==> flow/design.v <==
module r_framer #(
         parameter HEADER = 6
       ) (
         input clk,
         input rst,
         input data_in,
         output reg [11:0] data_out,
         output correct
       );
parameter s0 = 2'b00;
parameter s1 = 2'b01;
parameter s2 = 2'b11;
parameter s3 = 2'b10;
reg [1:0] state;
reg [15:0] data;
reg [5:0] cnt;
always @(posedge clk)
  begin
    if (~rst)
      begin
        state <= s0;
        data <= 0;
        data_out <= 0;
        cnt <= 0;
      end
    else
      begin
        data <= {data[14:0], data_in};
        if (state == s0)
          begin
            if (data[15:12] == HEADER)
              begin
                cnt <= 0;
                state <= s1;
              end
            else
              begin
                cnt <= cnt + 1;
              end
          end
        else
          begin
            if (cnt >= 15)
              begin
                cnt <= 0;
                if (data[15:12] == HEADER)
                  begin
                    case (state)
                      s1:
                        state <= s2;
                      s2:
                        state <= s3;
                    endcase
                    data_out <= data[11:0];
                  end
                else
                  begin
                    state <= s0;
                    data_out <= 0;
                  end
              end
            else
              begin
                cnt <= cnt + 1;
              end
          end
      end
  end
assign correct = (state == s3);
endmodule
**Tool chain data of r_framer**

What the tools print for r_framer, step after step.
Lines are those of the file above, counted from 1.
Not given: --

- Top: r_framer
- Clock port: clk
- Standard-cell library: sky130hd
- Timing corner: tt_025C_1v80

**After elaboration**

Source: Yosys, flattened and elaborated, memories not mapped. Widths are those after wreduce. Registers that Yosys merges into a memory's read port (data or address) are not register bits. Print and check cells do not count. Equal cells are merged and count once.

- Input port bits: 3
- Bits in registers: 36

- $lt $le $gt $ge: 1
- Muxes and demuxes: 9
- Equality and inequality tests: 6
- Reduce/logical cells: 4
- $add $sub $neg: 1
- Bitwise gates (word level): 1

Operators by type and width:

| kind | number |
|---|---|
| 6-bit two-way mux | 3 |
| 12-bit two-way mux | 1 |
| 2-bit two-way mux | 4 |
| 6-bit by 1-bit adder with 6-bit output (second input constant) | 1 |
| 6-bit by 4-bit >= comparator with 1-bit output (second input constant) | 1 |
| 2-bit equality test (second input constant) | 2 |
| 4-bit by 2-bit inequality test with 1-bit output (second input constant) | 1 |
| 4-bit by 3-bit equality test with 1-bit output (second input constant) | 1 |
| 2-bit parallel mux with 2-bit select | 1 |
| 3-bit AND reduction | 1 |
| 2-bit by 1-bit equality test with 1-bit output (second input constant) | 1 |
| 2-bit by 1-bit inequality test with 1-bit output (second input constant) | 1 |
| 2-bit logical NOT | 1 |
| 2-bit AND reduction | 1 |
| 2-bit nonzero test | 1 |
| 1-bit inverter | 1 |

**Longest topological paths**

Yosys ltp: most cells in a row. Word level: on the elaborated netlist, between registers, memories and ports. Mapped: between sequential cells and ports; inverters and the memories' decode and read muxes count.

- Depth after elaboration: 5
- ABC_AREA: 0
- Gate-level depth with buffers: 5

**Netlist**

Yosys stat after the flow's synthesis: flattened, memories mapped to cells. It holds for the ABC_AREA given above (unset counts as 0); a run with the other value may have another netlist.
Totals and module areas in this step are rounded.

- Flip-flop cells: 38
- Buffer cells: 7
- Cell area after synthesis: 1350 um2
- Area of sequential cells: 761 um2
- Mapped cells: 130

Cell types:

| type | number | total area (um2) |
|---|---|---|
| sky130_fd_sc_hd__dfxtp_1 | 38 | 760.73 |
| sky130_fd_sc_hd__and2_1 | 16 | 100.096 |
| sky130_fd_sc_hd__nand4_1 | 12 | 75.072 |
| sky130_fd_sc_hd__nand2_1 | 15 | 56.304 |
| sky130_fd_sc_hd__o21ai_0 | 9 | 45.043 |
| sky130_fd_sc_hd__o21ai_1 | 7 | 35.034 |
| sky130_fd_sc_hd__nor3_2 | 3 | 30.029 |
| sky130_fd_sc_hd__a311oi_4 | 1 | 26.275 |
| sky130_fd_sc_hd__buf_6 | 2 | 22.522 |
| sky130_fd_sc_hd__xor2_1 | 2 | 17.517 |
| sky130_fd_sc_hd__nand3_1 | 3 | 15.014 |
| sky130_fd_sc_hd__a211oi_2 | 1 | 12.512 |
| sky130_fd_sc_hd__and4bb_2 | 1 | 12.512 |
| sky130_fd_sc_hd__ha_1 | 1 | 12.512 |
| sky130_fd_sc_hd__nor3b_2 | 1 | 12.512 |
| sky130_fd_sc_hd__clkbuf_1 | 3 | 11.261 |
| sky130_fd_sc_hd__nand4bb_1 | 1 | 11.261 |
| sky130_fd_sc_hd__a311o_1 | 1 | 10.01 |

Not listed: further types 11, cells in them 13.

**Timing after synthesis**

Source: OpenSTA report_checks on the synthesized netlist (no wires, ideal clock, input and output delay 20% of the period each), path of least setup slack; recovery checks are left aside. Register names are those of the netlist, which keeps one name where synthesis merged equal registers.

- Path kind: reg-to-reg
- From: reg cnt[0]
- To: reg state
- Slack: 0.396 ns
- Data arrival time: 1.359 ns
- Data required time: 1.755 ns
- Delay of the path: 1.484 ns
- Path buffers: 1
- Clock period: 1.88 ns
- Driving pins on the path: 6
- Period reached after synthesis: 1.484 ns

"delay of the path" = arrival - input delay + setup time.
"driving pins on the path": output pins that drive a net of the path, with the launching flip-flop's if there is one; two outputs of one cell count as two.
"period reached after synthesis" is the clock period less the worst setup slack; recovery checks do not enter. This is arithmetic on one report: input and output delays are still those of the set period (20% each).
An end named without its bit number is one bit of that signal or, where synthesis recoded a state register, one of its new flip-flops.
A register here has more assigning lines than the two given.

- Cell sequence: sky130_fd_sc_hd__dfxtp_1 -> sky130_fd_sc_hd__ha_1 -> sky130_fd_sc_hd__a311o_1 -> sky130_fd_sc_hd__buf_6 -> sky130_fd_sc_hd__o21ai_0 -> sky130_fd_sc_hd__nand2_1

RTL lines, path post-synthesis:

| item | RTL line | source |
|---|---|---|
| start: declaration | 16 | `reg [5:0] cnt;` |
| start: assignment | 38 | `cnt <= cnt + 1;` |
| start: assignment | 64 | `cnt <= cnt + 1;` |
| end: assignment | 21 | `state <= s0;` |
| end: assignment | 34 | `state <= s1;` |
| end: declaration | 14 | `reg [1:0] state;` |

No chain of elaborated cells between the ends is given.

**Worst path after layout**

From the final timing report of run 1: the path of least setup slack in the routed layout; clock arrival at registers is part of the times.

- Path kind: reg-to-reg
- From: reg cnt[0]
- To: reg data_out[4]
- Clock period: 1.66 ns
- Data arrival time: 1.61 ns
- Path buffers: 1
- Data required time: 1.95 ns
- Slack: 0.34 ns
- Driving pins on the path: 6

The rows between start and end are the longest chain of elaborated cells between them; the timing report does not say that the signal goes this way. Where chains are equally long, one stands for them.
Each line given opens the expression or statement behind the cell; cells for indexed reads and writes are added by Yosys, which also makes memories of some case tables.
A register here has more assigning lines than the two given.

- Cell sequence: sky130_fd_sc_hd__dfxtp_4 -> sky130_fd_sc_hd__ha_4 -> sky130_fd_sc_hd__a311oi_4 -> sky130_fd_sc_hd__buf_6 -> sky130_fd_sc_hd__nor2_4 -> sky130_fd_sc_hd__o21ai_1
- Cells in the longest elaborated chain: 2
- Elaborated cells on any way between the ends: 2

RTL lines, path post-layout:

| item | RTL line | source |
|---|---|---|
| start: declaration | 16 | `reg [5:0] cnt;` |
| start: assignment | 38 | `cnt <= cnt + 1;` |
| start: assignment | 64 | `cnt <= cnt + 1;` |
| 6-bit by 4-bit >= comparator with 1-bit output | 43 | `if (cnt >= 15)` |
| 2-bit AND reduction | -- |  |
| end: assignment | 54 | `data_out <= data[11:0];` |
| end: assignment | 59 | `data_out <= 0;` |
| end: declaration | 7 | `output reg [11:0] data_out,` |

Design r_framer on sky130hd. What follows are 2 stored runs of the flow, each under its own settings; their order means nothing. The constraints put input and output delay at 20% of the set period each and load the outputs with 0.01 pF.
"achieved clock period" is the run's clock period less its worst setup slack. It is reckoned from that one timing run; input and output delays stay at 20% of the period that was set.
"time on the worst setup path" means the part of the period allowed to the worst setup path (the constraints hold back 20% at inputs and 20% at outputs) less its slack; where the path has registers, the arrival times of their clocks count too.
By "power consumption" is meant OpenSTA's value without simulated activity: inputs other than the clock are taken to toggle once in ten clock periods, and the tool carries that through the logic.
Results are given in rounded form.

### Run 1

Settings: `period_ns=1.66`, `SETUP_SLACK_MARGIN=0.39`, `CAP_MARGIN=20`, `CORE_MARGIN=2`, `CORE_UTILIZATION=40`, `SLEW_MARGIN=20`

- Power consumption: 1.49 mW
- Time on the worst setup path: 1.32 ns
- Class of the worst setup path: reg-to-reg
- Chip area in the Yosys report: 1350 um2
- Achieved clock period: 1.323 ns
- Area of the die: 3840 um2
- Summed negative setup slack: 0.000 ns
- Lowest hold slack: 0.450 ns
- Utilization after routing: 51.6 %
- Setup slack of the worst path: 0.337 ns

### Run 2

Settings: `period_ns=1.06`, `CORE_UTILIZATION=40`, `PLACE_DENSITY_LB_ADDON=0.28`, `CORE_MARGIN=5`, `CTS_CLUSTER_SIZE=59`, `CTS_CLUSTER_DIAMETER=25`, `CAP_MARGIN=20`, `SLEW_MARGIN=20`

- Lowest hold slack: 0.443 ns
- Chip area in the Yosys report: 1350 um2
- Area of the die: 4620 um2
- Utilization after routing: 58.7 %
- Achieved clock period: 1.263 ns
- Power consumption: 2.83 mW
- Summed negative setup slack: -3.94 ns
- Time on the worst setup path: 1.26 ns
- Class of the worst setup path: reg-to-reg
- Setup slack of the worst path: -0.203 ns
