==> flow/design.v <==
module fsk(
         input clk,
         input rst,
         input [15:0] data_in,
         output reg data_out
       );
reg [3:0] cnt, i;
always @(posedge clk)
  begin
    if (~rst)
      begin
        i <= 15;
        cnt <= 0;
      end
    else
      begin
        if (cnt==15)
          begin
            i <= i - 1;
          end
        cnt <= cnt + 1;
      end
  end
always @(*)
  begin
    data_out <= ~rst ? 0 : data_in[i] ? clk : cnt[1];
  end
endmodule
Step by step through the tools: fsk
Tool output for the design above, in the order of the flow.
Line numbers count from 1 in the design file above.
Cell names lack the library's common part.
{"block": "design", "top": "fsk", "clock_port": "clk", "library": "sky130hd", "pvt_corner": "tt_025C_1v80"}

Word level
Source: Yosys, flattened and elaborated, memories not mapped. Widths are those after wreduce; folded enables and synchronous resets count as part of the registers. Registers that Yosys merges into a memory's read port (data or address) are not register bits. Print and check cells do not count. Equal cells are merged and count once.
{"block": "bits", "reg_bits": 8, "inputBits": 18, "out_inout_bits": 1}
{"block": "op_classes", "n_addsub": 2, "n_eq": 1, "shift": 1, "mux": 2}
{"block": "ops", "operator": "16-bit by 4-bit indexed select with 1-bit output", "count": 1}
{"block": "ops", "operator": "4-bit by 1-bit adder with 4-bit output (second input constant)", "count": 1}
{"block": "ops", "operator": "4-bit by 1-bit subtractor with 4-bit output (second input constant)", "count": 1}
{"block": "ops", "operator": "4-bit == test (second input constant)", "count": 1}
{"block": "ops", "operator": "1-bit two-way mux", "count": 2}

Longest topological paths
Depth = most cells in a row (Yosys ltp): at word level without a register or memory, in the mapped netlist without a sequential cell, where the memories' decode and read muxes count.
{"block": "logic_depth", "ltp_word": 3, "abc_area": 0, "ltp_mapped": 5, "depth_no_buf": 5}

Mapped cells and area
Source: synth_stat.txt of the flow (Yosys; design flattened, memories mapped). It holds for the ABC_AREA given above (unset counts as 0); a run with the other value may have another netlist.
{"block": "synth_totals", "cells": 38, "yosys_area_um2": 461.7, "sequential_area_um2": 160.2, "ffs": 8, "n_buf": 1}
{"block": "by_type", "cell_type": "dfxtp_1", "count": 8, "type_area_um2": 160.154}
{"block": "by_type", "cell_type": "mux4_1", "count": 4, "type_area_um2": 105.101}
{"block": "by_type", "cell_type": "xnor2_1", "count": 3, "type_area_um2": 26.275}
{"block": "by_type", "cell_type": "ha_1", "count": 2, "type_area_um2": 25.024}
{"block": "by_type", "cell_type": "mux4_2", "count": 1, "type_area_um2": 22.522}
{"block": "by_type", "cell_type": "and2_1", "count": 3, "type_area_um2": 18.768}
{"block": "by_type", "cell_type": "xor2_1", "count": 2, "type_area_um2": 17.517}
{"block": "by_type", "cell_type": "nand2_1", "count": 4, "type_area_um2": 15.014}
{"block": "by_type", "cell_type": "nor2b_1", "count": 2, "type_area_um2": 12.512}
{"block": "by_type", "cell_type": "buf_6", "count": 1, "type_area_um2": 11.261}
{"block": "by_type", "cell_type": "mux2i_1", "count": 1, "type_area_um2": 10.01}
{"block": "by_type", "cell_type": "nand3_1", "count": 2, "type_area_um2": 10.01}
{"block": "by_type", "cell_type": "inv_1", "count": 2, "type_area_um2": 7.507}
{"block": "by_type", "cell_type": "o211ai_1", "count": 1, "type_area_um2": 7.507}
{"block": "by_type", "cell_type": "nand4_1", "count": 1, "type_area_um2": 6.256}
{"block": "by_type", "cell_type": "nor4_1", "count": 1, "type_area_um2": 6.256}

## Implementation results

2 stored runs of fsk in the flow (synthesis by Yosys, layout by OpenROAD, sky130hd cells), in arbitrary order. Constraints: input delay and output delay 20% of the set period each, output load 0.01 pF.
"achievedPeriod_ns" means the clock period less the worst setup slack. The figure is calculated, with input and output delays left at 20% of the set period.
By "worstPathTime_ns" is meant the share of the clock period that the worst setup path is allowed (20% is reserved at inputs, 20% at outputs), minus its slack. Clock arrival times at its registers enter into it.
"power.total_mw" is the tool's figure for a default switching activity; nothing was simulated.

{"run": "flow run A", "settings": { "period_ns": 1.74, "CORE_UTILIZATION": 22, "PLACE_DENSITY_LB_ADDON": 0.03, "CORE_MARGIN": 7, "CTS_CLUSTER_DIAMETER": 224, "MIN_ROUTING_LAYER": "met1", "CAP_MARGIN": 20, "SLEW_MARGIN": 20 }, "results": { "post_synth_area_um2": 461.7, "dieArea_um2": 3577.2, "finalCellArea_um2": 738.2, "util_frac": 0.376, "fin_ws_ns": -0.728, "tns_ns": -0.728, "hold_worst_slack_ns": 0.473, "power.total_mw": 0.5117, "achievedPeriod_ns": 2.468, "worstPathTime_ns": 2.12, "timing.worst_path_kind": "reg-to-output" }}
{"run": "flow run B", "settings": { "period_ns": 2.01, "CORE_UTILIZATION": 26, "SETUP_SLACK_MARGIN": 0.17, "PLACE_DENSITY": 0.71, "CORE_ASPECT_RATIO": 0.52, "CORE_MARGIN": 4, "ABC_AREA": 0, "GPL_TIMING_DRIVEN": 0, "CTS_CLUSTER_SIZE": 84, "MIN_ROUTING_LAYER": "met1", "CAP_MARGIN": 20, "SLEW_MARGIN": 20 }, "outcome": "no final report: floorplanning broke off with PDN-0185"}
